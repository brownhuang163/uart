==> flow/design.v <==
`timescale 1ns / 1ps  
module basic_uart(
    input                   sys_clk,
    input                   rst,
    input    			    rx_dat_ser,
    output      [7 :0]      rx_dat, 
    output                  rx_dat_ev, 
    output                  tx_dat_ser,
    output                  tx_done_ev,
    output                  tx_ready,
    output                  tx_wr_ev
    );
    wire [7:0]  tx_dat;
    parameter [31:0]      CLK_FRE   			=	50*1000000;
	parameter [31:0]      BAUD_RATE 			=	1800;
	parameter [15:0]      DIVISOR   			=	CLK_FRE/BAUD_RATE;
    parameter             TRANS_BIT_ORDER   	=   1'b0;
	parameter [1 :0]      TRANS_STOP_BIT_NUM    =   2'b1;
    parameter             REC_BIT_ORDER         =   1'b0;
    parameter             STI_MODE              =   1'b1;
    basic_uart_transceiver i_uart_transceiver(
                    .clk(sys_clk),
                    .rst(~rst),
                    .tx_wr_ev(tx_wr_ev),
                    .rx_dat_ser(rx_dat_ser),
					.divisor(DIVISOR),
                    .tx_dat(tx_dat),
					.trans_bit_order(TRANS_BIT_ORDER),
					.trans_stop_bit_num(TRANS_STOP_BIT_NUM),
			        .rec_bit_order(REC_BIT_ORDER),
                    .rx_dat(rx_dat), 
                    .tx_dat_ser(tx_dat_ser),
                    .rx_dat_ev(rx_dat_ev),
                    .tx_done_ev(tx_done_ev),
                    .tx_ready(tx_ready));
     uart_sti i_uart_sti(
              .clk(sys_clk),
              .rst_n(rst),
              .rx_dat(rx_dat),
              .rx_dat_ev(rx_dat_ev),
	 		  .tx_dat(tx_dat),
              .tx_ready(tx_ready),
              .tx_wr_ev(tx_wr_ev));
endmodule
`timescale 1ns / 1ps
module basic_uart_receiver
(
	input                        clk,               
	input                        rst,             
	input                        rx_dat_ser,             
    input         [15:0]         divisor,      
    input                        rec_bit_order,
	output reg    [7:0]          rx_dat,           
	output reg                   rx_dat_ev     
);
    localparam                       IDLE      = 1;
    localparam                       START     = 2;  
    localparam                       RECEIVE   = 3;  
    localparam                       STOP      = 4;  
    reg     [2 :0]                   state;
    reg                              rx_d0;          
    reg                              rx_d1;        
    reg     [7 :0]                   rx_bits;        
    reg     [15:0]                   rec_cnt;        
    reg     [2 :0]                   bit_cnt;        
    always@(posedge clk or posedge rst) begin
    	if(rst) begin
    		rx_d0 <= 1'b1;
    		rx_d1 <= 1'b1;	
    	end else begin
    		rx_d0 <= rx_dat_ser;
    		rx_d1 <= rx_d0;
    	end
    end
    always@(posedge clk or posedge rst) begin
        if(rst) begin
    		state      <= IDLE;
            rec_cnt    <= 16'b0;
            bit_cnt    <= 3'b0;
            rx_dat <= 7'b0;
            rx_dat_ev   <= 1'b0;
            rx_bits    <= 8'b0;
        end else begin
    	    case(state)
                IDLE:begin
                           if(rx_d1 == 1'b0) begin
    	    		       	state <= START;
                           end else begin
    	    		       	state <= IDLE;
                           end
                     end
    	    	START:
                    if(rec_cnt == divisor - 1) begin
                        rec_cnt  <= 16'b0;
    	    			state    <= RECEIVE;
                    end else begin
    	    			state    <= START;
                        rec_cnt  <= rec_cnt + 1'b1;
                    end
                RECEIVE:begin
                            if(rec_cnt == divisor - 1) begin
                                rec_cnt <= 16'b0;
                                if(bit_cnt == 3'd7) begin
                                    bit_cnt  <= 3'd0;
    	    		        	    state    <= STOP;
                                    rx_dat_ev <= 1'b1;
                                end else begin
                                    bit_cnt  <= bit_cnt + 1'b1;
                                    rx_dat_ev <= 1'b0;
                                end
                            end else begin
                                rec_cnt  <= rec_cnt + 1'b1;
    	    		        	state    <= RECEIVE;
                                rx_dat_ev <= 1'b0;
                            end
                            if(rec_cnt == divisor/2) begin
                                if(rec_bit_order) 
                                    rx_bits[3'd7 - bit_cnt] <= rx_d1;
                                else
                                    rx_bits[bit_cnt] <= rx_d1;
                            end else begin
                                rx_bits <= rx_bits;
                            end
                        end
                STOP:begin
                            if(rx_dat_ev) begin 
    	    	                rx_dat <= rx_bits; 
                            end else begin
                                rx_dat <= rx_dat; 
                            end
                            rx_dat_ev <= 1'b0;
                            if(rec_cnt == divisor - 1) begin
                                rec_cnt  <= 16'b0;
    	    		        	state    <= IDLE;
                            end else begin
                                rec_cnt  <= rec_cnt + 1'b1;
    	    		        	state    <= STOP;
                            end
                       end
    	    	default:
    	    		state <= IDLE;
    	    endcase
        end
    end
endmodule 
`timescale 1ns / 1ps
module basic_uart_transceiver(
    input                   clk,
    input                   rst,
    input                   tx_wr_ev,
    input                   rx_dat_ser,
	input       [15:0]      divisor,      
    input       [7 :0]      tx_dat,
	input                   trans_bit_order,
	input       [1 :0]      trans_stop_bit_num,
	input                   rec_bit_order,
    output      [7 :0]      rx_dat, 
    output                  tx_dat_ser,
    output                  rx_dat_ev,
    output                  tx_done_ev,
    output                  tx_ready
    );
    basic_uart_transmitter uart_transmitter_i(
                     .clk(clk),
                     .rst(rst),
                     .tx_wr_ev(tx_wr_ev),
                     .tx_dat(tx_dat),
					 .divisor(divisor),
					 .stop_bit_num(trans_stop_bit_num),
					 .trans_bit_order(trans_bit_order),
                     .tx_dat_ser(tx_dat_ser),
                     .tx_done_ev(tx_done_ev),
                     .tx_ready(tx_ready));
    basic_uart_receiver uart_receiver_i(
                  .clk(clk),
                  .rst(rst),
                  .rx_dat_ser(rx_dat_ser),
			      .rec_bit_order(rec_bit_order),
			      .divisor(divisor),
                  .rx_dat(rx_dat), 
                  .rx_dat_ev(rx_dat_ev));
endmodule
`timescale 1ns / 1ps
module basic_uart_transmitter(
    input                   clk,
    input                   rst,
    input                   tx_wr_ev,
    input       [7 :0]      tx_dat,
	input       [15:0]      divisor,  
	input       [1 :0]      stop_bit_num,
	input                   trans_bit_order, 
    output  reg             tx_dat_ser,
    output  reg             tx_done_ev,
    output  reg             tx_ready
    );
    parameter IDLE          = 2'b00;
    parameter START         = 2'b01;
    parameter TRANSMIT      = 2'b10;
    parameter STOP          = 2'b11;
    reg [15:0]      trans_cnt;
   	reg [7 :0]      tx_dat_vault;
   	reg [3 :0]      trans_bit_cnt;
    reg [1 :0]      state;
    reg [1 :0]      stop_bit_cnt;
    always@(posedge clk or posedge rst) begin
        if(rst) begin
            state           <= IDLE;
            tx_dat_ser      <= 1'b1; 
            tx_done_ev      <= 1'b0;
            tx_dat_vault    <= 8'h00;
            tx_ready        <= 1'b1;
            stop_bit_cnt    <= 2'b0;
            trans_cnt       <= 16'b0;
            trans_bit_cnt   <= 4'b0;
        end else begin
            case(state) 
                IDLE    : begin
                              if(tx_wr_ev) begin   
                                  state        <= START;
                                  tx_dat_vault <= tx_dat;
                                  tx_dat_ser   <= 1'b0; 
                                  tx_ready     <= 1'b0;
                              end else begin
                                  state        <= IDLE;
                                  tx_dat_vault <= tx_dat_vault;
                                  tx_dat_ser   <= 1'b1; 
                                  tx_ready     <= 1'b1;
                              end
                          end
                START   : begin
                              if(trans_cnt == divisor - 1'b1) begin
                                  trans_cnt  <= 16'b0;
                                  state      <= TRANSMIT;
                                  tx_dat_ser <= tx_dat_vault[0]; 
                              end else begin
                                  trans_cnt  <= trans_cnt + 1'b1;
                                  state      <= START;
                                  tx_dat_ser <= 1'b0; 
                              end
                          end
                TRANSMIT: begin
                              if(trans_cnt == divisor - 1'b1) begin
                                  trans_cnt  <= 16'b0;
                                  if(trans_bit_cnt == 4'd7) begin
                                      trans_bit_cnt <= 4'd0;
                                      state         <= STOP;
                                      tx_done_ev    <= 1'b1;
                                  end else begin
                                      trans_bit_cnt <= trans_bit_cnt + 1'b1;
                                      state         <= TRANSMIT;
                                      tx_done_ev    <= 1'b0;
                                  end
                              end else begin
                                  trans_cnt  <= trans_cnt + 1'b1;
                                  state      <= TRANSMIT;
                                  tx_done_ev <= tx_done_ev;
                                  if(trans_bit_order) 
                                      tx_dat_ser <= tx_dat_vault[4'd7 - trans_bit_cnt];
                                  else
                                      tx_dat_ser <= tx_dat_vault[trans_bit_cnt];
                              end
                          end
                STOP    : begin
                              tx_done_ev    <= 1'b0;
                              if(trans_cnt == divisor - 1'b1) begin
                                  trans_cnt  <= 16'b0;
                                  if(stop_bit_cnt == stop_bit_num - 1'b1) begin
                                      stop_bit_cnt <= 2'b0;
                                      state     <= IDLE;
                                      tx_ready  <= 1'b1;
                                  end else begin
                                      state     <= STOP;
                                      tx_ready  <= 1'b0;
                                      stop_bit_cnt <= stop_bit_cnt + 1'b1;
                                  end
                              end else begin
                                  trans_cnt  <= trans_cnt + 1'b1;
                                  state      <= STOP;
                                  tx_ready   <= tx_ready;
                              end
                              tx_dat_ser <= 1'b1; 
                          end
                default : begin
                              state           <= IDLE;
                              tx_dat_ser      <= 1'b1; 
                              tx_done_ev      <= 1'b0;
                              tx_dat_vault    <= 8'h00;
                              tx_ready        <= 1'b1;
                              stop_bit_cnt    <= 2'b0;
                              trans_cnt       <= 16'b0;
                              trans_bit_cnt   <= 4'b0;
                          end
            endcase
        end
    end
endmodule
module uart_sti(
    input                           clk,
    input                           rst_n,
    input            [7:0]          rx_dat,
    input                           rx_dat_ev, 
    input                           tx_ready,
    output    reg    [7:0]          tx_dat,
    output    reg                   tx_wr_ev
);
localparam                       IDLE    =  0;
localparam                       SEND    =  1;   
localparam                       WAIT    =  2;   
reg             [7:0]            tx_str;
reg             [7:0]            tx_cnt;
reg             [31:0]           wait_cnt;
reg             [3:0]            state;
wire            [7:0]            rx_data;
always@(posedge clk or negedge rst_n) begin
	if(rst_n == 1'b0)
	begin
		wait_cnt <= 32'd0;
		tx_dat <= 8'd0;
		state <= IDLE;
		tx_cnt <= 8'd0;
		tx_wr_ev <= 1'b0;
	end else
	    case(state)
	    	IDLE:
	    		state <= SEND;
	    	SEND:
	    	begin
	    		wait_cnt <= 32'd0;
	    		tx_dat <= tx_str;
	    		if(tx_wr_ev == 1'b1 && tx_ready == 1'b1 && tx_cnt < 8'd37) 
	    		begin
	    			tx_cnt <= tx_cnt + 8'd1;  
	    		end
	    		else if(tx_wr_ev && tx_ready) 
	    		begin
	    			tx_cnt   <= 8'd0;
	    			tx_wr_ev <= 1'b0;
	    			state    <= WAIT;
	    		end
	    		else if(~tx_wr_ev)
	    		begin
	    			tx_wr_ev <= 1'b1;
	    		end
	    	end
	    	WAIT:
	    	begin
	    		wait_cnt <= wait_cnt + 32'd1;
                if(wait_cnt >= 32'd99999999) begin  
	    			state    <= SEND;
                    wait_cnt <= 32'd0;
                end 
                if(rx_dat_ev) begin
                    tx_wr_ev <= 1'b1;
                    tx_dat   <= rx_dat;
                end else if(tx_wr_ev && tx_ready) begin
                    tx_wr_ev <= 1'b0;
                end 
	    	end
	    	default:
	    		state <= IDLE;
	    endcase
end
always@(*) begin
	case(tx_cnt)
		8'd0 :  tx_str <= "s";
		8'd1 :  tx_str <= "a";
		8'd2 :  tx_str <= "p";
		8'd3 :  tx_str <= "i";
		8'd4 :  tx_str <= "e";
		8'd5 :  tx_str <= "n";
		8'd6 :  tx_str <= "s";
		8'd7 :  tx_str <= ":";
		8'd8 :  tx_str <= "a";
		8'd9 :  tx_str <= " ";
		8'd10:  tx_str <= "b";
		8'd11:  tx_str <= "r";
		8'd12:  tx_str <= "i";
		8'd13:  tx_str <= "e";
		8'd14:  tx_str <= "f";
		8'd15:  tx_str <= " ";
		8'd16:  tx_str <= "h";
		8'd17:  tx_str <= "i";
		8'd18:  tx_str <= "s";
		8'd19:  tx_str <= "t";
		8'd20:  tx_str <= "o";
		8'd21:  tx_str <= "r";
		8'd22:  tx_str <= "y";
		8'd23:  tx_str <= " ";
		8'd24:  tx_str <= "o";
		8'd25:  tx_str <= "f";
		8'd26:  tx_str <= " ";
		8'd27:  tx_str <= "h";
		8'd28:  tx_str <= "u";
		8'd29:  tx_str <= "m";
		8'd30:  tx_str <= "a";
		8'd31:  tx_str <= "n";
		8'd32:  tx_str <= "k";
		8'd33:  tx_str <= "i";
		8'd34:  tx_str <= "n";
		8'd35:  tx_str <= "d";
		8'd36:  tx_str <= "\r";
		8'd37:  tx_str <= "\n";
		default:tx_str <= 8'd0;
	endcase
end
endmodule
Tool chain data of basic_uart
What the tools print for basic_uart, step after step.
Line numbers count from 1 in the design file above.
Operators: Yosys type, input widths -> output width; for muxes data width and select width s.
Cell names lack the library's common part.
{"block": "setup", "top": "basic_uart", "clk_port": "sys_clk", "library": "sky130hd", "lib_corner": "tt_025C_1v80"}

After elaboration
Counts by Yosys on the flattened word-level netlist (proc, flatten, opt, wreduce; memories kept). Register bits leave out memories and registers merged into their read ports (data or address). Print and check cells are left out.
Yosys's memory passes give these memory sizes; they may raise the number of words (mostly to a power of two), join words into wider ones and drop unused or constant bits.
{"block": "op_classes", "add_sub_neg": 8, "n_mul": 0, "n_div": 0, "cmp": 2, "equal": 23, "n_shift": 3, "muxes": 49, "bitwise": 3, "reduce_and_logical": 29}
{"block": "op_table", "operator": "$pmux 32 s2", "n": 1}
{"block": "op_table", "operator": "$mux 16", "n": 4}
{"block": "op_table", "operator": "$add 16x1->16 const B", "n": 2}
{"block": "op_table", "operator": "$eq 16x15->1 const B", "n": 2}
{"block": "op_table", "operator": "$add 32x1->32 const B", "n": 1}
{"block": "op_table", "operator": "$ge 32x27->1 const B", "n": 1}
{"block": "op_table", "operator": "$mux 32", "n": 1}
{"block": "op_table", "operator": "$mux 8", "n": 4}
{"block": "op_table", "operator": "$reduce_and 2->1", "n": 11}
{"block": "op_table", "operator": "$mux 1", "n": 17}
{"block": "op_table", "operator": "$eq 16x14->1 const B", "n": 1}
{"block": "op_table", "operator": "$pmux 8 s2", "n": 1}
{"block": "op_table", "operator": "$mux 4", "n": 4}
{"block": "op_table", "operator": "$pmux 4 s3", "n": 1}
{"block": "op_table", "operator": "$pmux 3 s4", "n": 1}
{"block": "op_table", "operator": "$mux 3", "n": 4}
{"block": "op_table", "operator": "$ne 2x2->1 const B", "n": 5}
{"block": "op_table", "operator": "$reduce_bool 2->1", "n": 5}
{"block": "op_table", "operator": "$mux 2", "n": 5}
{"block": "op_table", "operator": "$shift 1x4->8", "n": 1}
{"block": "op_table", "operator": "$shift 1x4->8 const A", "n": 1}
{"block": "op_table", "operator": "$add 8x1->8 const B", "n": 1}
{"block": "op_table", "operator": "$shiftx 8x4->1", "n": 1}
{"block": "op_table", "operator": "$lt 8x6->1 const B", "n": 1}
{"block": "op_table", "operator": "$and 8x8->8", "n": 1}
{"block": "op_table", "operator": "$or 8x8->8", "n": 1}
{"block": "op_table", "operator": "$not 8->8", "n": 1}
{"block": "op_table", "operator": "$pmux 2 s4", "n": 1}
Other operator kinds: 24; their cells: 37.
{"block": "bits", "register_bits": 129, "latchBits": 0, "mem_bits_rw": 0, "mem_bits_ro": 448, "clocked_rd_ports_x_width": 0, "mem_count": 1, "input_bits": 3}
{"block": "memory_table", "name": "(name not given)", "size": 64, "width": 7, "read_ports": 1, "write_ports": 0, "line_no": 364, "text": "case(tx_cnt)"}

Longest topological paths
Yosys ltp: most cells in a row. Word level: on the elaborated netlist, between registers, memories and ports. Mapped: between sequential cells and ports; inverters and the memories' decode and read muxes count.
{"block": "depth", "ltp_word": 5, "abc_area": 0, "depth_mapped": 10, "mapped_depth_nobuf": 8}

Mapped cells and area
Yosys stat after the flow's synthesis: flattened, memories mapped to cells. It holds for the ABC_AREA given above (unset counts as 0); a run with the other value may have another netlist.
The area totals of this step are shown rounded.
{"block": "types", "cell_type": "dfrtp_1", "n": 124, "type_area_um2": 3.1E+03}
{"block": "types", "cell_type": "nand2_1", "n": 83, "type_area_um2": 311.549}
{"block": "types", "cell_type": "mux2_2", "n": 27, "type_area_um2": 304.042}
{"block": "types", "cell_type": "ha_1", "n": 22, "type_area_um2": 275.264}
{"block": "types", "cell_type": "o21ai_0", "n": 54, "type_area_um2": 270.259}
{"block": "types", "cell_type": "nand3_1", "n": 52, "type_area_um2": 260.25}
{"block": "types", "cell_type": "dfstp_2", "n": 7, "type_area_um2": 183.926}
{"block": "types", "cell_type": "nor2_1", "n": 37, "type_area_um2": 138.883}
{"block": "types", "cell_type": "xnor2_1", "n": 13, "type_area_um2": 113.859}
{"block": "types", "cell_type": "nand4_1", "n": 17, "type_area_um2": 106.352}
{"block": "types", "cell_type": "xor2_1", "n": 12, "type_area_um2": 105.101}
{"block": "types", "cell_type": "mux2i_1", "n": 10, "type_area_um2": 100.096}
{"block": "types", "cell_type": "inv_1", "n": 26, "type_area_um2": 97.594}
{"block": "types", "cell_type": "o311ai_1", "n": 11, "type_area_um2": 96.342}
{"block": "types", "cell_type": "a21oi_1", "n": 19, "type_area_um2": 95.091}
{"block": "types", "cell_type": "mux4_2", "n": 4, "type_area_um2": 90.086}
{"block": "types", "cell_type": "a22o_1", "n": 10, "type_area_um2": 87.584}
{"block": "types", "cell_type": "or3_1", "n": 13, "type_area_um2": 81.328}
Other cell types: 50; their cells: 157.
{"block": "synth_totals", "cells": 698, "mapped_area_um2": 6892, "seqArea_um2": 3287, "ff_cells": 131, "buffers": 32}
The figures by module come from a second, unflattened synthesis with its own total; it is not the netlist above.
{"block": "unflattened", "hier_cells": 968, "hier_area_um2": 8686}
Rows give one instance, submodules left out.
{"block": "by_module", "mod": "uart_sti", "instances": 1, "n_cells": 355, "mod_area_um2": 3107}
{"block": "by_module", "mod": "basic_uart_receiver", "instances": 1, "n_cells": 312, "mod_area_um2": 2940}
{"block": "by_module", "mod": "basic_uart_transmitter", "instances": 1, "n_cells": 298, "mod_area_um2": 2628}
{"block": "by_module", "mod": "basic_uart", "instances": 1, "n_cells": 3, "mod_area_um2": 11.3}
{"block": "by_module", "mod": "basic_uart_transceiver", "instances": 1, "n_cells": 0, "mod_area_um2": 0.0}

Path before layout
Source: OpenSTA report_checks on the synthesized netlist (no wires, ideal clock, input and output delay 20% of the period each), path of least setup slack; recovery checks are left aside. Register names are those of the netlist, which keeps one name where synthesis merged equal registers.
{"block": "synth_timing", "path_type": "register to register", "startpoint": "reg i_uart_sti.wait_cnt[0]", "endpoint": "reg i_uart_sti.wait_cnt[1]", "period_ps": 4020, "setup_time_ps": 121, "t_first_pin_ps": 0, "arrival_ps": 2036, "path_slack_ps": 1863, "path_delay_ps": 2157, "path_stages": 10, "path_buffers": 3, "period_less_setup_slack_ps": 2157}
"path_delay_ps" = arrival - input delay + setup time.
"path_stages" counts driving pins, that of a launching flip-flop among them; a cell with two outputs on the path counts twice.
"period_less_setup_slack_ps" = period - worst setup slack (recovery checks aside). The figure is calculated, with input and output delays left at 20% of the set period.
Between the ends stands the longest chain of elaborated cells between them, by number of cells; it is not shown to be the way that was timed. Of several equally long chains one is given.
A line is the first line of the expression or statement that the cell stems from. Yosys adds cells for indexed reads and writes and turns some case tables into memories.
At most two assigning lines are given for a register; there are more.
{"block": "synth_between", "cell_sequence": "dfrtp_1 ha_1 nand3_1 or3_1 clkbuf_1 a311o_1 and2_4 buf_6 buf_8 a22o_1", "elab_chain_len": 3, "cone_cells": 4, "classes_between": "add/sub (1); compare (1); mux (2)"}
{"block": "synth_rtl", "element": "start, declared", "line_no": 311, "text": "reg             [31:0]           wait_cnt;"}
{"block": "synth_rtl", "element": "start, assigned", "line_no": 317, "text": "wait_cnt <= 32'd0;"}
{"block": "synth_rtl", "element": "start, assigned", "line_no": 347, "text": "wait_cnt <= wait_cnt + 32'd1;"}
{"block": "synth_rtl", "element": "$add 32x1->32", "line_no": 347}
{"block": "synth_rtl", "element": "$mux 32", "line_no": 348, "text": "if(wait_cnt >= 32'd99999999) begin"}
{"block": "synth_rtl", "element": "$pmux 32 s2", "line_no": 323, "text": "case(state)"}
{"block": "synth_rtl", "element": "end, assigned", "line_no": 328, "text": "wait_cnt <= 32'd0;"}
{"block": "synth_rtl", "element": "end, assigned", "line_no": 347}
{"block": "synth_rtl", "element": "end, declared", "line_no": 311}

Timing after layout
Path of least setup slack in the final report of run 1 (OpenROAD, finished layout, wires in). Where an end is a register, its clock arrival counts in the times.
The report prints the path's times to 10 ps; the period is as set.
{"block": "layout_timing", "path_type": "register to register", "startpoint": "reg i_uart_sti.wait_cnt[15]", "endpoint": "reg i_uart_sti.wait_cnt[20]", "period_ps": 1890, "setup_time_ps": 130, "t_first_pin_ps": 420, "arrival_ps": 2290, "path_slack_ps": -120, "path_stages": 7, "path_buffers": 0}
Between the ends stands the longest chain of elaborated cells between them, by number of cells; it is not shown to be the way that was timed. Of several equally long chains one is given.
At most two assigning lines are given for a register; there are more.
{"block": "layout_between", "cell_sequence": "dfrtp_1 nand4_1 or4b_1 a311o_2 and2_2 o21ai_1 a31oi_1", "elab_chain_len": 3, "cone_cells": 4, "classes_between": "add/sub (1); compare (1); mux (2)"}
{"block": "layout_rtl", "element": "start, declared", "line_no": 311, "text": "reg             [31:0]           wait_cnt;"}
{"block": "layout_rtl", "element": "start, assigned", "line_no": 317, "text": "wait_cnt <= 32'd0;"}
{"block": "layout_rtl", "element": "start, assigned", "line_no": 347, "text": "wait_cnt <= wait_cnt + 32'd1;"}
{"block": "layout_rtl", "element": "$add 32x1->32", "line_no": 347}
{"block": "layout_rtl", "element": "$mux 32", "line_no": 348, "text": "if(wait_cnt >= 32'd99999999) begin"}
{"block": "layout_rtl", "element": "$pmux 32 s2", "line_no": 323, "text": "case(state)"}
{"block": "layout_rtl", "element": "end, assigned", "line_no": 328, "text": "wait_cnt <= 32'd0;"}
{"block": "layout_rtl", "element": "end, assigned", "line_no": 347}
{"block": "layout_rtl", "element": "end, declared", "line_no": 311}

Data sheet: physical implementation of basic_uart

Settings and measured results of 2 stored flow runs for module basic_uart (sky130hd), not sorted in any way. The constraints put input and output delay at 20% of the set period each and load the outputs with 0.01 pF.
By "worstPathTime_ps" is meant the share of the clock period that the worst setup path is allowed (20% is reserved at inputs, 20% at outputs), minus its slack. Clock arrival times at its registers enter into it.
"power_mw" is the tool's figure for a default switching activity; nothing was simulated.
"worstPathTime_ps" is known to 10 ps.
The measured numbers are rounded.

Run 1
==> flow/run.sh <==
#!/bin/bash
# the make line also repeats the synthesis and layout settings of config.mk as NAME=value (left out here)
make -C /OpenROAD-flow-scripts/flow DESIGN_CONFIG=/design/flow/config.mk WORK_HOME=/design/flow/orfs CLKGATE_MAP_FILE= finish
==> flow/config.mk <==
export PLATFORM = sky130hd
export DESIGN_NAME = basic_uart
export DESIGN_NICKNAME = basic_uart
export VERILOG_FILES = /design/flow/design.v
export SDC_FILE = /design/flow/constraint.sdc
export NUM_CORES = 4
export LEC_CHECK = 0
export CAP_MARGIN = 20
export CORE_MARGIN = 2
export CORE_UTILIZATION = 40
export SLEW_MARGIN = 20
==> flow/constraint.sdc <==
create_clock -name core_clock -period 1.89 [get_ports {sys_clk}]
set_input_delay 0.3780 -clock core_clock [delete_from_list [all_inputs] [get_ports {sys_clk}]]
set_output_delay 0.3780 -clock core_clock [all_outputs]
set_load 0.01 [all_outputs]

==> results of run 1, as JSON <==
{
  "power_mw": 6.164,
  "post_route_util_pct": 54.0,
  "worstPathTime_ps": 2010,
  "critical_path_kind": "register to register",
  "design.die.area_um2": 18300,
  "timing.setup.ws_ps": -115,
  "post_synth_area_um2": 6892,
  "setupTns_ps": -2250
}

Run 2
==> flow/run.sh <==
#!/bin/bash
# the make line also repeats the synthesis and layout settings of config.mk as NAME=value (left out here)
make -C /OpenROAD-flow-scripts/flow DESIGN_CONFIG=/design/flow/config.mk WORK_HOME=/design/flow/orfs CLKGATE_MAP_FILE= finish
==> flow/config.mk <==
export PLATFORM = sky130hd
export DESIGN_NAME = basic_uart
export DESIGN_NICKNAME = basic_uart
export VERILOG_FILES = /design/flow/design.v
export SDC_FILE = /design/flow/constraint.sdc
export NUM_CORES = 4
export LEC_CHECK = 0
export CAP_MARGIN = 40
export CELL_PAD_IN_SITES_DETAIL_PLACEMENT = 1
export CORE_MARGIN = 2
export CORE_UTILIZATION = 72
export GPL_ROUTABILITY_DRIVEN = 1
export PLACE_DENSITY = 0.76
export SLEW_MARGIN = 20
==> flow/constraint.sdc <==
create_clock -name core_clock -period 2.02 [get_ports {sys_clk}]
set_input_delay 0.4040 -clock core_clock [delete_from_list [all_inputs] [get_ports {sys_clk}]]
set_output_delay 0.4040 -clock core_clock [all_outputs]
set_load 0.01 [all_outputs]

==> results of run 2, as JSON <==
{
  "outcome": "stopped before the end: placement reported DPL-0033"
}
